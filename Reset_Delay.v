==> flow/design.v <==
module    Reset_Delay(iCLK,oRESET, DONE, DATOS);
input        iCLK;
input DONE;
output reg    oRESET;
input [719:0] DATOS;
reg [719:0] shift_DATA;
reg [19:0]Cont = 0;
always@(posedge iCLK)
begin
    if(Cont!=20'hFFFFF)    
    begin
        Cont    =    Cont+1;
        oRESET    =    1'b0;
    end
    else begin
	 oRESET    =    1'b1;
	 end
	 if(DONE==1 && shift_DATA!=DATOS) Cont = 0;
	 shift_DATA = DATOS;
end
endmodule
# --- Step by step through the tools: Reset_Delay ---
# Tool output for the design above, in the order of the flow.
# Line numbers count from 1 in the design file above.
# Operators carry their Yosys type and port widths (W data, S select, Z words).
design:
  top_module: "Reset_Delay"
  clock_port: "iCLK"
  lib: "sky130hd"
  corner: "tt_025C_1v80"

# --- Elaborated design ---
# Source: Yosys, flattened and elaborated, memories not mapped. Widths are those after wreduce; folded enables and synchronous resets count as part of the registers. Registers that Yosys merges into a memory's read port (data or address) are not register bits. Print and check cells do not count. Equal cells are merged and count once.
bits:
  regBits: 741
  inputBits: 722
  out_inout_bits: 1
  word_cells: 8
op_classes:
  n_addsub: 1
  equal: 2
  mux: 1
  reduce_logical: 1
ops:
  columns: ["op", "n"]
  rows:
  - ["$ne A720 B720 Y1", 1]
  - ["$add A20 B1 Y20 const B", 1]
  - ["$ne A20 B20 Y1 const B", 1]
  - ["$logic_and A1 B1 Y1", 1]
  - ["$mux W1", 1]

# --- Longest topological paths ---
# Yosys ltp: most cells in a row. Word level: on the elaborated netlist, between registers, memories and ports. Mapped: between sequential cells and ports; inverters and the memories' decode and read muxes count.
depth:
  depth_word: 2
  abc_area: 0
  mapped_depth: 9
  ltp_nobuf: 8

# --- Mapped cells and area ---
# The flow's flattened synthesis, as Yosys stat reports it; memories are mapped. The netlist is that of the ABC_AREA named above (0 if unset); the other value can give another one.
by_type:
  columns: ["cell", "n", "type_area_um2"]
  rows:
  - ["sky130_fd_sc_hd__dfxtp_1", 741, 1.48E+04]
  - ["sky130_fd_sc_hd__xnor2_1", 408, 3.57E+03]
  - ["sky130_fd_sc_hd__xor2_1", 309, 2.71E+03]
  - ["sky130_fd_sc_hd__nand4_1", 125, 782]
  - ["sky130_fd_sc_hd__nor4_1", 108, 675.648]
  - ["sky130_fd_sc_hd__nor2_1", 30, 112.608]
  - ["sky130_fd_sc_hd__inv_1", 16, 60.058]
  - ["sky130_fd_sc_hd__and3_1", 9, 56.304]
  - ["sky130_fd_sc_hd__nand2_1", 13, 48.797]
  - ["sky130_fd_sc_hd__nand3_1", 9, 45.043]
  - ["sky130_fd_sc_hd__a22o_1", 3, 26.275]
  - ["sky130_fd_sc_hd__and4_1", 3, 26.275]
  - ["sky130_fd_sc_hd__nand2b_1", 4, 25.024]
  - ["sky130_fd_sc_hd__nor2b_1", 4, 25.024]
  - ["sky130_fd_sc_hd__mux2i_1", 2, 20.019]
  - ["sky130_fd_sc_hd__o21ai_0", 4, 20.019]
  - ["sky130_fd_sc_hd__o22ai_1", 3, 18.768]
  - ["sky130_fd_sc_hd__a221oi_1", 2, 17.517]
# Other cell types: 19; their cells: 22.
synth_totals:
  cell_count: 1815
  area_um2: 23244.8
  seqArea_um2: 14834.2
  ff_cells: 741
  n_buf: 4

# --- Timing after synthesis ---
# Path of least setup slack by OpenSTA after synthesis, without wires, with an ideal clock, recovery checks aside; 20% of the period is set as input and as output delay. Where synthesis merged equal registers, the netlist keeps one of their names.
synth_timing:
  kind: "input -> register"
  from: "in DATOS[268]"
  to: "reg Cont[4]"
  tclk_ps: 2780
  input_delay_ps: 556
  setup_time_ps: 73
  launch_ps: 556
  t_arrival_ps: 2304
  required_time_ps: 2707
  setup_slack_ps: 403
  path_delay_ps: 1821
  driving_pins: 8
  n_path_buf: 1
  synth_period_reached_ps: 2377
# "path_delay_ps" = arrival - input delay + setup time.
# "driving_pins": output pins that drive a net of the path, with the launching flip-flop's if there is one; two outputs of one cell count as two.
# "synth_period_reached_ps" is the clock period less the worst setup slack; recovery checks do not enter. This is arithmetic on one report: input and output delays are still those of the set period (20% each).
# The rows between start and end are the longest chain of elaborated cells between them; the timing report does not say that the signal goes this way. Where chains are equally long, one stands for them.
# Each line given opens the expression or statement behind the cell; cells for indexed reads and writes are added by Yosys, which also makes memories of some case tables.
synth_between:
  path_cell_list: "sky130_fd_sc_hd__a22o_1 sky130_fd_sc_hd__or4_1 sky130_fd_sc_hd__nor4_1 sky130_fd_sc_hd__and4_1 sky130_fd_sc_hd__nand4_1 sky130_fd_sc_hd__o31a_1 sky130_fd_sc_hd__buf_6 sky130_fd_sc_hd__nor3_2"
  elab_chain_len: 2
  cone_cells: 2
  cone_lines: 1
  cone_classes: "eq/ne (1); reduce/logical (1)"
synth_rtl:
  columns: ["element", "line_no", "text"]
  rows:
  - ["start, declared", 5, "input [719:0] DATOS;"]
  - ["$ne A720 B720 Y1", 18, "if(DONE==1 && shift_DATA!=DATOS) Cont = 0;"]
  - ["$logic_and A1 B1 Y1", 18, null]
  - ["end, assigned", 12, "Cont    =    Cont+1;"]
  - ["end, assigned", 18, null]
  - ["end, declared", 7, "reg [19:0]Cont = 0;"]

# --- Worst path after layout ---
# Path of least setup slack in the final report of run 1 (OpenROAD, finished layout, wires in). Where an end is a register, its clock arrival counts in the times.
# The report prints the path's times to 10 ps; the period is as set.
layout_timing:
  kind: "input -> register"
  from: "in DATOS[604]"
  to: "reg Cont[4]"
  tclk_ps: 4570
  input_delay_ps: 910
  setup_time_ps: 70
  launch_ps: 910
  t_arrival_ps: 4150
  required_time_ps: 5150
  setup_slack_ps: 1000
  driving_pins: 11
  n_path_buf: 3
# The rows between start and end are the longest chain of elaborated cells between them; the timing report does not say that the signal goes this way. Where chains are equally long, one stands for them.
layout_between:
  path_cell_list: "sky130_fd_sc_hd__clkdlybuf4s50_1 sky130_fd_sc_hd__xor2_1 sky130_fd_sc_hd__nor4_1 sky130_fd_sc_hd__buf_4 sky130_fd_sc_hd__nand4_1 sky130_fd_sc_hd__nor4_1 sky130_fd_sc_hd__and4_1 sky130_fd_sc_hd__nand4_1 sky130_fd_sc_hd__o31a_1 sky130_fd_sc_hd__buf_12 sky130_fd_sc_hd__nor3_2"
  elab_chain_len: 2
  cone_cells: 2
  cone_lines: 1
  cone_classes: "eq/ne (1); reduce/logical (1)"
layout_rtl:
  columns: ["element", "line_no", "text"]
  rows:
  - ["start, declared", 5, "input [719:0] DATOS;"]
  - ["$ne A720 B720 Y1", 18, "if(DONE==1 && shift_DATA!=DATOS) Cont = 0;"]
  - ["$logic_and A1 B1 Y1", 18, null]
  - ["end, assigned", 12, "Cont    =    Cont+1;"]
  - ["end, assigned", 18, null]
  - ["end, declared", 7, "reg [19:0]Cont = 0;"]

# Measured data: module Reset_Delay, platform sky130hd, 2 stored runs of the flow under differing settings, order arbitrary. Input and output delays are each 20% of the period that was set; the output load is 0.01 pF.
# "achievedPeriod_ps": clock period set for the run, less the worst setup slack. It is reckoned from that one timing run; input and output delays stay at 20% of the period that was set.
# "worst_path_ps": the worst setup path's part of the clock period (all of it between registers, 20% less for each end at a port) less its slack. A launch clock that arrives late makes it longer, a capture clock that arrives late makes it shorter.
# "final_power_mw" is the tool's figure for a default switching activity; nothing was simulated.
# "worst_path_ps" is given in steps of 10 ps.
runs:
  - name: "run 1"
    settings:
      period_ns: 4.57
      CORE_UTILIZATION: 22
      SETUP_SLACK_MARGIN: 0.61
      PLACE_DENSITY_LB_ADDON: 0.3
      GPL_ROUTABILITY_DRIVEN: 0
      CTS_CLUSTER_DIAMETER: 54
      CAP_MARGIN: 20
      CORE_MARGIN: 2
      SLEW_MARGIN: 20
    results:
      synthesis_area_um2: 23244.8
      final_die_area_um2: 108274.0
      cell_area_final_um2: 35620.4
      layout_utilization_pct: 33.9
      setup_ws_ps: 1000
      final_setup_tns_ps: 0
      hold_worst_slack_ps: 500
      final_power_mw: 15.950
      achievedPeriod_ps: 3570
      worst_path_ps: 2660
      path_kind: "input -> register"
  - name: "run 2"
    settings:
      period_ns: 1.59
      CORE_UTILIZATION: 41
      PLACE_DENSITY_LB_ADDON: 0.29
      HOLD_SLACK_MARGIN: 0.24
      CORE_ASPECT_RATIO: 1.67
      CORE_MARGIN: 7
      CELL_PAD_IN_SITES_GLOBAL_PLACEMENT: 2
      GPL_TIMING_DRIVEN: 0
      CTS_CLUSTER_SIZE: 30
      MIN_ROUTING_LAYER: "met1"
      CAP_MARGIN: 20
      SLEW_MARGIN: 20
    outcome: "stopped before the end: clock tree synthesis reported RSZ-0060"
